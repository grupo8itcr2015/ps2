==> flow/design.v <==
`timescale 1ns / 1ps
module Reception_Module(
input wire [7:0] din, 
input wire rx_done_tick, reset, clk,
output wire T0,T1,E,H1
    );
wire bandera;
wire [7:0] data,data2;	 
deco_reg data_detector (
    .datain(data), 
    .flag(bandera), 
    .clk(clk), 
    .reset(reset), 
    .T0(T0), 
    .T1(T1), 
    .H1(H1), 
    .E(E)
    );
flag byflag (
    .clk(clk), 
    .reset(reset), 
    .Din(data2), 
    .bandera(bandera)
    );
register static_data1 (
    .din(din), 
    .dout(data), 
    .clk(clk), 
    .enable(rx_done_tick), 
    .reset(reset)
    );
register static_data2 (
    .din(data), 
    .dout(data2), 
    .clk(clk), 
    .enable(rx_done_tick), 
    .reset(reset)
    );
endmodule
`timescale 1ns / 1ps
module deco_reg(
input [7:0] datain,
input flag, clk, reset,
output wire T0,T1,H1,E
    );
reg A_reg, B_reg, C_reg, D_reg, A_next, B_next, C_next, D_next;
localparam [7:0]  A=8'h1C, S=8'h1B, D=8'h23, F=8'h2B, G=8'h34,
						H=8'h33, J=8'h3B, K=8'h42, L=8'h4B, Z=8'h1A,
						X=8'h22, C=8'h21, V=8'h2A, B=8'h32, N=8'h31,
						M=8'h3A;
always @(posedge clk, posedge reset) 
	if (reset)
		begin
		A_reg<=1'b0;
		B_reg<=1'b0;
		C_reg<=1'b0;
		D_reg<=1'b0;
		end
	else 
		begin
		A_reg<=A_next;
		B_reg<=B_next;
		C_reg<=C_next;
		D_reg<=D_next;
		end
always @*
begin
	A_next=T1;
	B_next=T0;      
	C_next=H1;
	D_next=E;
	if (flag)  
		begin
		if(datain==A)  
			begin
			A_next=1'b1;
			B_next=1'b1;		
			end
		else 
			if(datain==Z)  
			begin
			A_next=1'b1;
			B_next=1'b0;		
			end
			else
				if(datain==X)  
				begin
				A_next=1'b0;
				B_next=1'b0;		
				end
				else begin
					if(datain==D)  
					C_next=1'b1;
					else
						if(datain==C)  
						C_next=1'b0;
						else
							if(datain==F)  
							D_next=1'b1;
							else
								if(datain==V)   
								D_next=1'b0;
				end
		end
end
assign T1= A_reg;
assign T0= B_reg;   
assign H1= C_reg;
assign E = D_reg;
endmodule
`timescale 1ns / 1ps
module flag(
input wire clk,
input wire reset,
input wire [7:0] Din,
output reg bandera
    );
always@(posedge clk)
		if(reset)
			bandera=1'b0;
		else if(Din==8'hF0)
			bandera=1'b1;
			else
			bandera=1'b0;
endmodule
`timescale 1ns / 1ps
module ps2_receiver(
    input clk,
    input reset,
    input ps2d,
    input ps2c,
    input rx_en,
    output T0,
    output T1,
    output H1,
    output E,
    output [10:0] out_reg 
    );
wire rx_tick;
wire [7:0] data;
Reception_Module Data_control(
    .din(data), 
    .rx_done_tick(rx_tick), 
    .reset(reset), 
    .clk(clk), 
    .T0(T0), 
    .T1(T1), 
    .E(E), 
    .H1(H1)
    );
ps2_rx  Data_reception(
    .clk(clk), 
    .reset(reset), 
    .ps2d(ps2d), 
    .ps2c(ps2c), 
    .rx_en(rx_en), 
    .rx_done_tick(rx_tick), 
    .b_reg(out_reg), 
    .dout(data)
    );
endmodule
`timescale 1ns / 1ps
module ps2_rx(
input wire clk, reset,    
input wire ps2d, ps2c, rx_en,    
output reg rx_done_tick, 
output reg [10:0] b_reg, 
output wire [7:0] dout 		  
) ;
localparam [1:0]  
	idle = 2 'b00,      
	dps = 2'b01,      
	load = 2'b10;       
reg [1:0] state_reg,state_next; 
reg [7:0] filter_reg; 
wire [7:0] filter_next;
reg f_ps2c_reg;  
wire f_ps2c_next;  
reg [3:0] n_reg, n_next;   
reg [10:0] b_next;    
wire fall_edge;   
always @(posedge clk, posedge reset)  
if (reset)
	begin
		filter_reg<=0;     
		f_ps2c_reg <=0;      
	end
else 
	begin
		filter_reg<= filter_next;    
		f_ps2c_reg<= f_ps2c_next;    
	end
assign filter_next = {ps2c,filter_reg[7:1]};     
assign f_ps2c_next = (filter_reg==8'b11111111) ? 1'b1:    
					 (filter_reg==8'b00000000) ? 1'b0:    
					 f_ps2c_reg;   
 assign fall_edge = f_ps2c_reg & ~f_ps2c_next;    
always @(posedge clk, posedge reset)    
	if (reset)
		begin
		state_reg <= idle;
		n_reg <= 4'b0000;
		b_reg <= 4'b0000;
		end
	else
		begin
			state_reg <= state_next;
			n_reg <= n_next;
			b_reg <= b_next;
		end
always @*
begin 
	state_next <= state_reg;    
	rx_done_tick = 1'b0;     
	n_next = n_reg;     
	b_next = b_reg;     
	case(state_reg)
		idle:
			if (fall_edge & rx_en) 
				begin
				b_next = {ps2d, b_reg[10:1]}; 
				n_next = 4'b1001;      
				state_next<= dps;  
				end
		dps:  
			if (fall_edge) 
				begin
					b_next= {ps2d, b_reg[10:1]};   					
					if (n_reg==0)	 
						state_next <= load;
					else
						n_next = n_reg-4'b0001;
				end
		load: 
			begin 
				state_next<=idle;       
				rx_done_tick=1'b1; 
			end
		endcase
	end
	assign dout = b_reg[8:1];   
	endmodule 
`timescale 1ns / 1ps
module register(
    input wire [7:0] din,
    output reg [7:0] dout,
	 input wire clk,
    input wire enable,
    input wire reset
    );
always @(posedge clk or posedge reset)
      if (reset) begin
         dout <= 8'h00;
      end else if (enable) begin
         dout <= din;
      end
endmodule
# Reports on ps2_receiver
# What the tools print for ps2_receiver, step after step.
# Line numbers count from 1 in the design file above.
design:
  design: "ps2_receiver"
  clk_port: "clk"
  cell_library: "sky130hd"
  pvt_corner: "tt_025C_1v80"

# Word-level counts
# Source: Yosys, flattened and elaborated, memories not mapped. Widths are those after wreduce. Registers that Yosys merges into a memory's read port (data or address) are not register bits. Print and check cells do not count. Equal cells are merged and count once.
op_classes:
  addsub: 1
  n_eq: 15
  n_mux: 24
  n_logic: 8
  n_reduce_logical: 14
ops:
  columns: ["operator", "n"]
  rows:
  - ["8-bit by 6-bit == test with 1-bit output with constant B", 5]
  - ["11-bit parallel mux with 2-bit select", 1]
  - ["11-bit two-way mux", 2]
  - ["8-bit by 5-bit == test with 1-bit output with constant B", 2]
  - ["8-bit == test with constant B", 2]
  - ["1-bit two-way mux", 13]
  - ["4-bit two-way mux", 3]
  - ["4-bit AND reduction", 2]
  - ["8-bit logical NOT", 1]
  - ["4-bit parallel mux with 2-bit select", 1]
  - ["7-bit AND reduction", 1]
  - ["1-bit inverter", 6]
  - ["2-bit by 1-bit != test with 1-bit output with constant B", 3]
  - ["2-bit nonzero test", 3]
  - ["3-bit nonzero test", 2]
  - ["2-bit parallel mux with 3-bit select", 1]
  - ["2-bit two-way mux", 3]
  - ["5-bit AND reduction", 1]
  - ["4-bit by 1-bit subtractor with 4-bit output with constant B", 1]
  - ["4-bit logical NOT", 1]
  - ["3-bit AND reduction", 1]
  - ["1-bit bitwise AND", 2]
  - ["2-bit by 1-bit == test with 1-bit output with constant B", 1]
  - ["2-bit == test with constant B", 1]
  - ["2-bit != test with constant B", 1]
  - ["2-bit logical NOT", 1]
  - ["2-bit AND reduction", 1]
word_totals:
  register_bits: 47
  in_bits: 5
  output_inout_bits: 15
  wordCells: 74

# Logic depth
# Longest topological path by Yosys (ltp), each cell counted once; first at word level (registers and memories cut), then after technology mapping (sequential cells cut; the memories' decode and read muxes count).
depth:
  depth_word: 8
  abc_area: 0
  mapped_depth: 6
  ltp_nobuf: 6

# After synthesis
# Yosys stat after the flow's synthesis: flattened, memories mapped to cells. It holds for the ABC_AREA given above (unset counts as 0); a run with the other value may have another netlist.
by_type:
  columns: ["cell_type", "n", "area_total_um2"]
  rows:
  - ["sky130_fd_sc_hd__dfrtp_1", 46, 1.15E+03]
  - ["sky130_fd_sc_hd__mux2_2", 26, 292.781]
  - ["sky130_fd_sc_hd__o21ai_0", 7, 35.034]
  - ["sky130_fd_sc_hd__inv_1", 9, 33.782]
  - ["sky130_fd_sc_hd__mux2_4", 2, 30.029]
  - ["sky130_fd_sc_hd__dfstp_2", 1, 26.275]
  - ["sky130_fd_sc_hd__nand2_1", 7, 26.275]
  - ["sky130_fd_sc_hd__dfxtp_1", 1, 20.019]
  - ["sky130_fd_sc_hd__nor3_1", 4, 20.019]
  - ["sky130_fd_sc_hd__nand4_1", 3, 18.768]
  - ["sky130_fd_sc_hd__o31a_1", 2, 17.517]
  - ["sky130_fd_sc_hd__buf_8", 1, 15.014]
  - ["sky130_fd_sc_hd__nor2_1", 4, 15.014]
  - ["sky130_fd_sc_hd__o31ai_1", 2, 15.014]
  - ["sky130_fd_sc_hd__or4_1", 2, 15.014]
  - ["sky130_fd_sc_hd__and2_1", 2, 12.512]
  - ["sky130_fd_sc_hd__ha_1", 1, 12.512]
  - ["sky130_fd_sc_hd__nand2b_1", 2, 12.512]
# Not listed: further types 20, cells in them 22.
synth_totals:
  cell_count: 144
  area_mm2: 0.0019281
  sequential_area_mm2: 0.0011974
  flip_flops: 48
  buf_cells: 5
# The figures by module come from a second, unflattened synthesis with its own total; it is not the netlist above.
hier_totals:
  cells_unflattened: 159
  area_unflattened_mm2: 0.0022171
# Rows give one instance, submodules left out.
by_module:
  columns: ["module", "n_inst", "n_cells", "mod_area_mm2", "seq_area_mm2"]
  rows:
  - ["ps2_rx", 1, 92, 0.0012224, 0.0006769]
  - ["register", 2, 18, 0.0003353, 0.0002002]
  - ["deco_reg", 1, 27, 0.000274, 0.0001001]
  - ["flag", 1, 4, 0.00005, 0.00002]
  - ["Reception_Module", 1, 0, 0, 0]
  - ["ps2_receiver", 1, 0, 0, 0]

# Timing after synthesis
# OpenSTA on the mapped netlist: ideal clock, no wires. The path of least setup slack (recovery checks aside). Input and output delay are each 20% of the period. Register names are those of the netlist, which keeps one name where synthesis merged equal registers.
synth_path:
  path_kind: "register to register"
  from: "register Data_reception.filter_reg[4]"
  to: "register Data_reception.b_reg[0]"
  clock_period_ns: 2.5
  setup_time_ns: 0.125
  launch_ns: 0.000
  arrival_time_ns: 1.984
  required_time_ns: 2.375
  setup_slack_ns: 0.391
  path_delay_ns: 2.109
  driving_pins: 6
  path_buffers: 2
  synth_period_reached_ns: 2.109
# "path_delay_ns" is the arrival time less input delay plus setup time.
# "driving_pins" counts driving pins, that of a launching flip-flop among them; a cell with two outputs on the path counts twice.
# "synth_period_reached_ns" is the clock period less the worst setup slack; recovery checks do not enter. This is arithmetic on one report: input and output delays are still those of the set period (20% each).
# The rows between start and end are the longest chain of elaborated cells between them; the timing report does not say that the signal goes this way. Where chains are equally long, one stands for them.
# A line is the first line of the expression or statement that the cell stems from. Yosys adds cells for indexed reads and writes and turns some case tables into memories.
synth_via:
  path_cell_list: "sky130_fd_sc_hd__dfrtp_1 > sky130_fd_sc_hd__or4_4 > sky130_fd_sc_hd__or4_1 > sky130_fd_sc_hd__buf_6 > sky130_fd_sc_hd__buf_8 > sky130_fd_sc_hd__mux2_4"
  elab_chain_cells: 8
  cone_cells: 13
  cone_lines: 6
  cone_classes: "3 x eq/ne; 5 x mux; 3 x logic; 2 x reduce/logical"
synth_rtl:
  columns: ["element", "line_no", "text"]
  rows:
  - ["start: declaration", 175, "reg [7:0] filter_reg;"]
  - ["start: assignment", 185, "filter_reg<=0;"]
  - ["start: assignment", 190, "filter_reg<= filter_next;"]
  - ["8-bit logical NOT", 195, "(filter_reg==8'b00000000) ? 1'b0:"]
  - ["1-bit two-way mux", 195, null]
  - ["1-bit two-way mux", 194, "assign f_ps2c_next = (filter_reg==8'b11111111) ? 1'b1:"]
  - ["1-bit inverter", 197, "assign fall_edge = f_ps2c_reg & ~f_ps2c_next;"]
  - ["1-bit bitwise AND", 197, null]
  - ["1-bit bitwise AND", 219, "if (fall_edge & rx_en)"]
  - ["11-bit two-way mux", 219, null]
  - ["11-bit parallel mux with 2-bit select", 217, "case(state_reg)"]
  - ["end: assignment", 203, "b_reg <= 4'b0000;"]
  - ["end: assignment", 209, "b_reg <= b_next;"]
  - ["end: declaration", 167, "output reg [10:0] b_reg,"]

# Worst path after layout
# Path of least setup slack in the final report of flow run 1 (OpenROAD, finished layout, wires in). Where an end is a register, its clock arrival counts in the times.
layout_path:
  path_kind: "register to register"
  from: "register Data_reception.filter_reg[4]"
  to: "register Data_reception.n_reg[3]"
  clock_period_ns: 3.67
  setup_time_ns: 0.14
  launch_ns: 0.29
  arrival_time_ns: 2.51
  required_time_ns: 3.82
  setup_slack_ns: 1.32
  driving_pins: 5
  path_buffers: 0
# The rows between start and end are the longest chain of elaborated cells between them; the timing report does not say that the signal goes this way. Where chains are equally long, one stands for them.
layout_via:
  path_cell_list: "sky130_fd_sc_hd__dfrtp_1 > sky130_fd_sc_hd__or4_4 > sky130_fd_sc_hd__or4_1 > sky130_fd_sc_hd__o21ai_0 > sky130_fd_sc_hd__o21ai_0"
  elab_chain_cells: 8
  cone_cells: 13
  cone_lines: 6
  cone_classes: "3 x eq/ne; 5 x mux; 3 x logic; 2 x reduce/logical"
layout_rtl:
  columns: ["element", "line_no", "text"]
  rows:
  - ["start: declaration", 175, "reg [7:0] filter_reg;"]
  - ["start: assignment", 185, "filter_reg<=0;"]
  - ["start: assignment", 190, "filter_reg<= filter_next;"]
  - ["8-bit logical NOT", 195, "(filter_reg==8'b00000000) ? 1'b0:"]
  - ["1-bit two-way mux", 195, null]
  - ["1-bit two-way mux", 194, "assign f_ps2c_next = (filter_reg==8'b11111111) ? 1'b1:"]
  - ["1-bit inverter", 197, "assign fall_edge = f_ps2c_reg & ~f_ps2c_next;"]
  - ["1-bit bitwise AND", 197, null]
  - ["1-bit bitwise AND", 219, "if (fall_edge & rx_en)"]
  - ["4-bit two-way mux", 219, null]
  - ["4-bit parallel mux with 2-bit select", 217, "case(state_reg)"]
  - ["end: assignment", 202, "n_reg <= 4'b0000;"]
  - ["end: assignment", 208, "n_reg <= n_next;"]
  - ["end: declaration", 179, "reg [3:0] n_reg, n_next;"]

--- measured runs ---
Settings and measured results of 2 stored flow runs for module ps2_receiver (sky130hd), not sorted in any way. The constraints put input and output delay at 20% of the set period each and load the outputs with 0.01 pF.
"critical_path_time_ns" is the time allowed to the run's worst setup path (the clock period less input and output delay, where it has them) less its slack. Clock arrival times count: a late capture clock shortens it, a late launch clock lengthens it.
By "power.total_uw" is meant OpenSTA's value without simulated activity: inputs other than the clock are taken to toggle once in ten clock periods, and the tool carries that through the logic.

--- flow run 1 ---
==> flow/run.sh <==
#!/bin/bash
# the make line also repeats the synthesis and layout settings of config.mk as NAME=value (left out here)
make -C /OpenROAD-flow-scripts/flow DESIGN_CONFIG=/design/flow/config.mk WORK_HOME=/design/flow/orfs CLKGATE_MAP_FILE= finish
==> flow/config.mk <==
export PLATFORM = sky130hd
export DESIGN_NAME = ps2_receiver
export DESIGN_NICKNAME = ps2_receiver
export VERILOG_FILES = /design/flow/design.v
export SDC_FILE = /design/flow/constraint.sdc
export NUM_CORES = 4
export LEC_CHECK = 0
export CAP_MARGIN = 20
export CORE_MARGIN = 2
export CORE_UTILIZATION = 40
export SLEW_MARGIN = 20
==> flow/constraint.sdc <==
create_clock -name core_clock -period 3.67 [get_ports {clk}]
set_input_delay 0.7340 -clock core_clock [delete_from_list [all_inputs] [get_ports {clk}]]
set_output_delay 0.7340 -clock core_clock [all_outputs]
set_load 0.01 [all_outputs]

==> results, as YAML <==
results:
  yosys.chip_area_mm2: 0.0019281
  die_footprint_mm2: 0.005392
  layout_stdcell_area_mm2: 0.0022822
  worst_setup_slack_ns: 1.317
  timing.setup.tns_ns: 0.000
  power.total_uw: 957
  critical_path_time_ns: 2.35
  critical_path_type: "register to register"

--- flow run 2 ---
==> flow/run.sh <==
#!/bin/bash
# the make line also repeats the synthesis and layout settings of config.mk as NAME=value (left out here)
make -C /OpenROAD-flow-scripts/flow DESIGN_CONFIG=/design/flow/config.mk WORK_HOME=/design/flow/orfs CLKGATE_MAP_FILE= finish
==> flow/config.mk <==
export PLATFORM = sky130hd
export DESIGN_NAME = ps2_receiver
export DESIGN_NICKNAME = ps2_receiver
export VERILOG_FILES = /design/flow/design.v
export SDC_FILE = /design/flow/constraint.sdc
export NUM_CORES = 4
export LEC_CHECK = 0
export CAP_MARGIN = 15
export CORE_ASPECT_RATIO = 1.5
export CORE_MARGIN = 2
export CORE_UTILIZATION = 45
export CTS_CLUSTER_SIZE = 72
export GPL_ROUTABILITY_DRIVEN = 0
export GPL_TIMING_DRIVEN = 1
export MAX_ROUTING_LAYER = met5
export PLACE_DENSITY_LB_ADDON = 0.24
export SLEW_MARGIN = 30
==> flow/constraint.sdc <==
create_clock -name core_clock -period 2.4 [get_ports {clk}]
set_input_delay 0.4800 -clock core_clock [delete_from_list [all_inputs] [get_ports {clk}]]
set_output_delay 0.4800 -clock core_clock [all_outputs]
set_load 0.01 [all_outputs]

==> results, as YAML <==
results:
  yosys.chip_area_mm2: 0.0019281
  die_footprint_mm2: 0.0048351
  layout_stdcell_area_mm2: 0.0022509
  worst_setup_slack_ns: 0.264
  timing.setup.tns_ns: 0.000
  power.total_uw: 1336
  critical_path_time_ns: 2.14
  critical_path_type: "register to register"
--- end ---
